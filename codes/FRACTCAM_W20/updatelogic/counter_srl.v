==> flow/design.v <==
`timescale 1ns / 1ps
module counter_srl (
    input wr,
    input reset,
    input clk,
    output [2:0] sel,
    output reg flag
    );
  reg [5:0] count={6{1'b0}};
  reg [8:0] count2={9{1'b0}};  
  reg [2:0] sel = {3{1'b0}};
     always @(posedge clk)
     begin
            if(reset | ~wr)
                  count <= 0;
           else if (count==31) 
                begin
                count <= 0;
                sel <= sel + 1'b1; 
                end
           else begin
              count <= count + 1;
           end
     end    
     always @(posedge clk)
          begin
                 if(reset | ~wr)
                    begin
                     flag <= 0;
                     count2 <= 0;
                    end  
                else if (count2==287)
                    begin 
                     count2 <= 0;
                     flag <= 0;
                    end 
                else if (count2>=255)
                    begin 
                     flag <= 1;
                     count2 <= count2+1;
                    end     
                else begin
                   flag <= 0;
                   count2 <= count2 + 1;
                end
          end
endmodule
* From RTL to reports: counter_srl
Tool output for the design above, in the order of the flow.
Lines are those of the file above, counted from 1.
Operators carry their Yosys type and port widths (W data, S select, Z words).
Library cell names are shortened.
A cell with n/a has no value.
- Top :: counter_srl
- Clock input :: clk
- Cell library :: sky130hd
- Timing corner :: tt_025C_1v80

* Word-level counts
Yosys after proc, flatten, opt, wreduce and memory -nomap, before mapping. Enables and synchronous resets that opt folds into registers are not counted as muxes. Memory bits, and registers merged into a memory's read port (data or address), are not among the register bits. Print and check cells are not counted. Equal cells are merged and count once.
- Flip-flop bits (word level) :: 19
- Output and inout port bits :: 4
- Cells after elaboration :: 17
- Add/subtract/negate cells :: 3
- $lt $le $gt $ge :: 1
- Eq/ne operators :: 2
- Muxes and demuxes :: 1
- Bitwise operators :: 3
- Reductions and logical operators :: 3
** Operators with widths (number)
- $add A9 B1 Y9 const B :: 1
- $ge A9 B8 Y1 const B :: 1
- $eq A9 B9 Y1 const B :: 1
- $add A6 B1 Y6 const B :: 1
- $eq A6 B5 Y1 const B :: 1
- $reduce_or A2 Y1 :: 2
- $add A3 B1 Y3 const B :: 1
- $not A1 Y1 :: 2
- $reduce_and A2 Y1 :: 1
- $or A1 B1 Y1 :: 1
- $mux W1 :: 1

* Depth
Longest topological path by Yosys (ltp), each cell counted once; first at word level (registers and memories cut), then after technology mapping (sequential cells cut; the memories' decode and read muxes count).
- Depth in word-level cells :: 4
- ABC_AREA :: 0
- Mapped depth :: 6
- Depth with buffers taken out :: 6

* Synthesis result
Source: synth_stat.txt of the flow (Yosys; design flattened, memories mapped). It holds for the ABC_AREA given above (unset counts as 0); a run with the other value may have another netlist.
Totals and module areas in this step are rounded.
** Cell types
- dfxtp_1 :: number 16, area in all 320.307 sq um
- edfxtp_1 :: number 3, area in all 90.086 sq um
- ha_1 :: number 4, area in all 50.048 sq um
- nor2_1 :: number 13, area in all 48.797 sq um
- xor2_1 :: number 5, area in all 43.792 sq um
- or3_1 :: number 5, area in all 31.28 sq um
- a21oi_1 :: number 5, area in all 25.024 sq um
- nand3_1 :: number 5, area in all 25.024 sq um
- o21ai_0 :: number 4, area in all 20.019 sq um
- inv_1 :: number 5, area in all 18.768 sq um
- xnor2_1 :: number 2, area in all 17.517 sq um
- o21ai_4 :: number 1, area in all 16.266 sq um
- or4b_4 :: number 1, area in all 13.763 sq um
- nand4_1 :: number 2, area in all 12.512 sq um
- nand2_1 :: number 3, area in all 11.261 sq um
- o31ai_1 :: number 1, area in all 7.507 sq um
- nand2b_1 :: number 1, area in all 6.256 sq um
- nor2b_1 :: number 1, area in all 6.256 sq um
- nor4_1 :: number 1, area in all 6.256 sq um
- Cells in the netlist :: 78
- Mapped area :: 770 sq um
- Sequential area :: 410 sq um
- Mapped flip-flops :: 19

* Path before layout
Path of least setup slack by OpenSTA after synthesis, without wires, with an ideal clock, recovery checks aside; 20% of the period is set as input and as output delay. Where synthesis merged equal registers, the netlist keeps one of their names.
- Path type :: in2reg
- Start :: in reset
- End :: reg sel[0]
- Clock period :: 1800 ps
- External input delay :: 360 ps
- Library setup time :: 371 ps
- Time at the first pin :: 360 ps
- Arrival time :: 1015 ps
- Data required time :: 1429 ps
- Slack :: 414 ps
- Delay of the path :: 1026 ps
- Stages on the path :: 2
- Synthesis period reached :: 1386 ps
"delay of the path" is the arrival time less input delay plus setup time.
"stages on the path": output pins that drive a net of the path, with the launching flip-flop's if there is one; two outputs of one cell count as two.
"synthesis period reached" is the clock period less the worst setup slack; recovery checks do not enter. This is arithmetic on one report: input and output delays are still those of the set period (20% each).
Between the ends stands the longest chain of elaborated cells between them, by number of cells; it is not shown to be the way that was timed. Of several equally long chains one is given.
Each line given opens the expression or statement behind the cell; cells for indexed reads and writes are added by Yosys, which also makes memories of some case tables.
- Cell sequence :: nand2b_1 > nor4_1
- Cells in the longest elaborated chain :: 3
- Elaborated cells between the ends (all ways) :: 3
- Those cells by class :: logic (2); reduce/logical (1)
** RTL lines, path after synthesis
- start, declared :: RTL line 4 : input reset,
- $or A1 B1 Y1 :: RTL line 14 : if(reset | ~wr)
- $not A1 Y1
- $reduce_and A2 Y1
- end, assigned :: RTL line 19 : sel <= sel + 1'b1;
- end, declared :: RTL line 6 : output [2:0] sel,

* Worst path after layout
Path of least setup slack in the final report of record 1 (OpenROAD, finished layout, wires in). Where an end is a register, its clock arrival counts in the times.
The path's times are printed in steps of 10 ps; the period is the one set.
- Path type :: reg2reg
- Start :: reg count2[5]
- End :: reg count2[3]
- Clock period :: 1600 ps
- Library setup time :: 100 ps
- Time at the first pin :: 300 ps
- Arrival time :: 1540 ps
- Data required time :: 1790 ps
- Slack :: 250 ps
- Stages on the path :: 4
Between the ends stands the longest chain of elaborated cells between them, by number of cells; it is not shown to be the way that was timed. Of several equally long chains one is given.
At most two assigning lines are given for a register; there are more.
- Cell sequence :: dfxtp_2 > or4b_4 > o21ai_4 > nor2_1
- Cells in the longest elaborated chain :: 2
- Elaborated cells between the ends (all ways) :: 2
- RTL lines with such cells :: 1
- Those cells by class :: eq/ne (1); reduce/logical (1)
** RTL lines, path after layout
- start, declared :: RTL line 10 : reg [8:0] count2={9{1'b0}};
- start, assigned :: RTL line 40 : count2 <= count2+1;
- start, assigned :: RTL line 44 : count2 <= count2 + 1;
- $eq A9 B9 Y1 :: RTL line 32 : else if (count2==287)
- $reduce_or A2 Y1
- end, assigned :: RTL line 40
- end, assigned :: RTL line 44
- end, declared :: RTL line 10

Subject: flow runs of counter_srl

Hi,

Module counter_srl, platform sky130hd: 2 stored runs of the flow (Yosys, OpenROAD) with differing settings, in no particular order. Input and output delays are each 20% of the period that was set; the output load is 0.01 pF.
"clock period reached" = clock period - worst setup slack. The figure is calculated, with input and output delays left at 20% of the set period.
"allowed time less slack (worst setup path)" = time allowed to the worst setup path (clock period - input delay - output delay, where it has them) - its slack; a late launch clock adds to it, a late capture clock takes from it.
By "power consumption" is meant OpenSTA's value without simulated activity: inputs other than the clock are taken to toggle once in ten clock periods, and the tool carries that through the logic.
"allowed time less slack (worst setup path)" is known to 10 ps.
Measured values are rounded.

** Record 1
- Settings :: period_ns=1.6; CORE_UTILIZATION=37; SETUP_SLACK_MARGIN=0.16; CELL_PAD_IN_SITES_GLOBAL_PLACEMENT=3; CTS_CLUSTER_SIZE=44; MIN_ROUTING_LAYER=met2; CAP_MARGIN=20; CORE_MARGIN=2; SLEW_MARGIN=20
- Synthesized cell area :: 770 sq um
- Full die area :: 2,500 sq um
- Standard-cell area after routing :: 940 sq um
- Utilization in the final report :: 0.48
- Worst setup slack after layout :: 250 ps
- Final setup TNS :: 0 ps
- Worst hold slack after layout :: 460 ps
- Power consumption :: 760 uW
- Clock period reached :: 1,348 ps
- Allowed time less slack (worst setup path) :: 1,350 ps
- Class of the worst setup path :: reg2reg

** Record 2
- Settings :: period_ns=1.19; CORE_UTILIZATION=53; PLACE_DENSITY=0.86; CORE_ASPECT_RATIO=0.58; CELL_PAD_IN_SITES_DETAIL_PLACEMENT=0; TNS_END_PERCENT=50; CAP_MARGIN=25; MIN_ROUTING_LAYER=met1; CORE_MARGIN=2; SLEW_MARGIN=20
- Outcome :: incomplete, floorplanning halted on PDN-0185

Regards
