==> flow/design.v <==
`timescale 1ns / 1ps
module register #(parameter width=48)(in,clk,reset,out);
input clk;
input reset;
input[width-1:0] in;
output reg[width-1:0] out;
always@(posedge clk)
if(reset)
    out <= 0;
else 
    out <= in;
endmodule
### Tool chain data of register

Tool output for the design above, in the order of the flow.
Lines are those of the file above, counted from 1.
A cell with n/a has no value.

* top: register
* clock input: clk
* library: sky130hd
* timing corner: tt_025C_1v80

### Word level

Yosys after proc, flatten, opt, wreduce and memory -nomap, before mapping. Enables and synchronous resets that opt folds into registers are not counted as muxes. Memory bits, and registers merged into a memory's read port (data or address), are not among the register bits. Print and check cells are not counted. Equal cells are merged and count once.

* register bits: 48
* bits of input ports: 50
* output and inout bits: 48
* elaborated cells: 1

### Longest topological paths

Yosys ltp: most cells in a row. Word level: on the elaborated netlist, between registers, memories and ports. Mapped: between sequential cells and ports; inverters and the memories' decode and read muxes count.

* word-level depth: 0
* ABC_AREA: 0
* gate-level depth with buffers: 3
* depth with buffers taken out: 1

### Mapped cells and area

The flow's flattened synthesis, as Yosys stat reports it; memories are mapped. The netlist is that of the ABC_AREA named above (0 if unset); the other value can give another one.

Cells by type
* sky130_fd_sc_hd__dfxtp_1: number 48, total area 960.922 µm²
* sky130_fd_sc_hd__nor2b_1: number 48, total area 300.288 µm²
* sky130_fd_sc_hd__buf_6: number 3, total area 33.782 µm²
* sky130_fd_sc_hd__buf_2: number 2, total area 10.01 µm²

* standard cells after synthesis: 101
* mapped area: 1305.0 µm²
* sequential part of the area: 960.9 µm²
* flip-flops: 48
* buffer cells: 5

### Timing after synthesis

Source: OpenSTA report_checks on the synthesized netlist (no wires, ideal clock, input and output delay 20% of the period each), path of least setup slack; recovery checks are left aside. Register names are those of the netlist, which keeps one name where synthesis merged equal registers.

* kind: input -> register
* start point: input port reset
* end point: register out[26]
* clock period: 488 ps
* external input delay: 98 ps
* library setup time: 65 ps
* launch time at the first pin: 98 ps
* data arrival time: 420 ps
* slack: 3 ps
* delay of the path: 387 ps
* stages on the path: 3
* buffers on the path: 2
* synthesis period reached: 485 ps

"delay of the path" = arrival - input delay + setup time.
"stages on the path" counts driving pins, that of a launching flip-flop among them; a cell with two outputs on the path counts twice.
"synthesis period reached" = period - worst setup slack (recovery checks aside). The figure is calculated, with input and output delays left at 20% of the set period.

* cells stage by stage: sky130_fd_sc_hd__buf_6 > sky130_fd_sc_hd__buf_6 > sky130_fd_sc_hd__nor2b_1
* cells in the longest elaborated chain: 0

RTL lines, path post-synthesis
* from (decl): line 4 `input reset;`
* to (assign): line 9 `out <= 0;`
* to (assign): line 11 `out <= in;`
* to (decl): line 6 `output reg[width-1:0] out;`

Wiki page: register / flow data

Top module register; platform sky130hd; tools Yosys and OpenROAD; 2 stored runs in no particular order. Input and output delays are each 20% of the period that was set; the output load is 0.01 pF.

### Run 1

Settings: `period_ns=0.652`, `CORE_UTILIZATION=66`, `SETUP_SLACK_MARGIN=-0.0`, `PLACE_DENSITY_LB_ADDON=0.13`, `CELL_PAD_IN_SITES_DETAIL_PLACEMENT=1`, `TNS_END_PERCENT=5`, `CTS_CLUSTER_SIZE=19`, `MIN_ROUTING_LAYER=met1`, `MAX_ROUTING_LAYER=met4`, `CAP_MARGIN=20`, `CORE_MARGIN=2`, `SLEW_MARGIN=20`

No results, placement failed with FLW-0024.

### Run 2

Settings: `period_ns=0.464`, `CORE_UTILIZATION=55`, `PLACE_DENSITY_LB_ADDON=0.13`, `CELL_PAD_IN_SITES_GLOBAL_PLACEMENT=1`, `CELL_PAD_IN_SITES_DETAIL_PLACEMENT=2`, `ABC_AREA=1`, `GPL_TIMING_DRIVEN=1`, `CAP_MARGIN=15`, `SLEW_MARGIN=15`, `MIN_ROUTING_LAYER=met2`, `CORE_MARGIN=2`

No results, placement failed with FLW-0024.
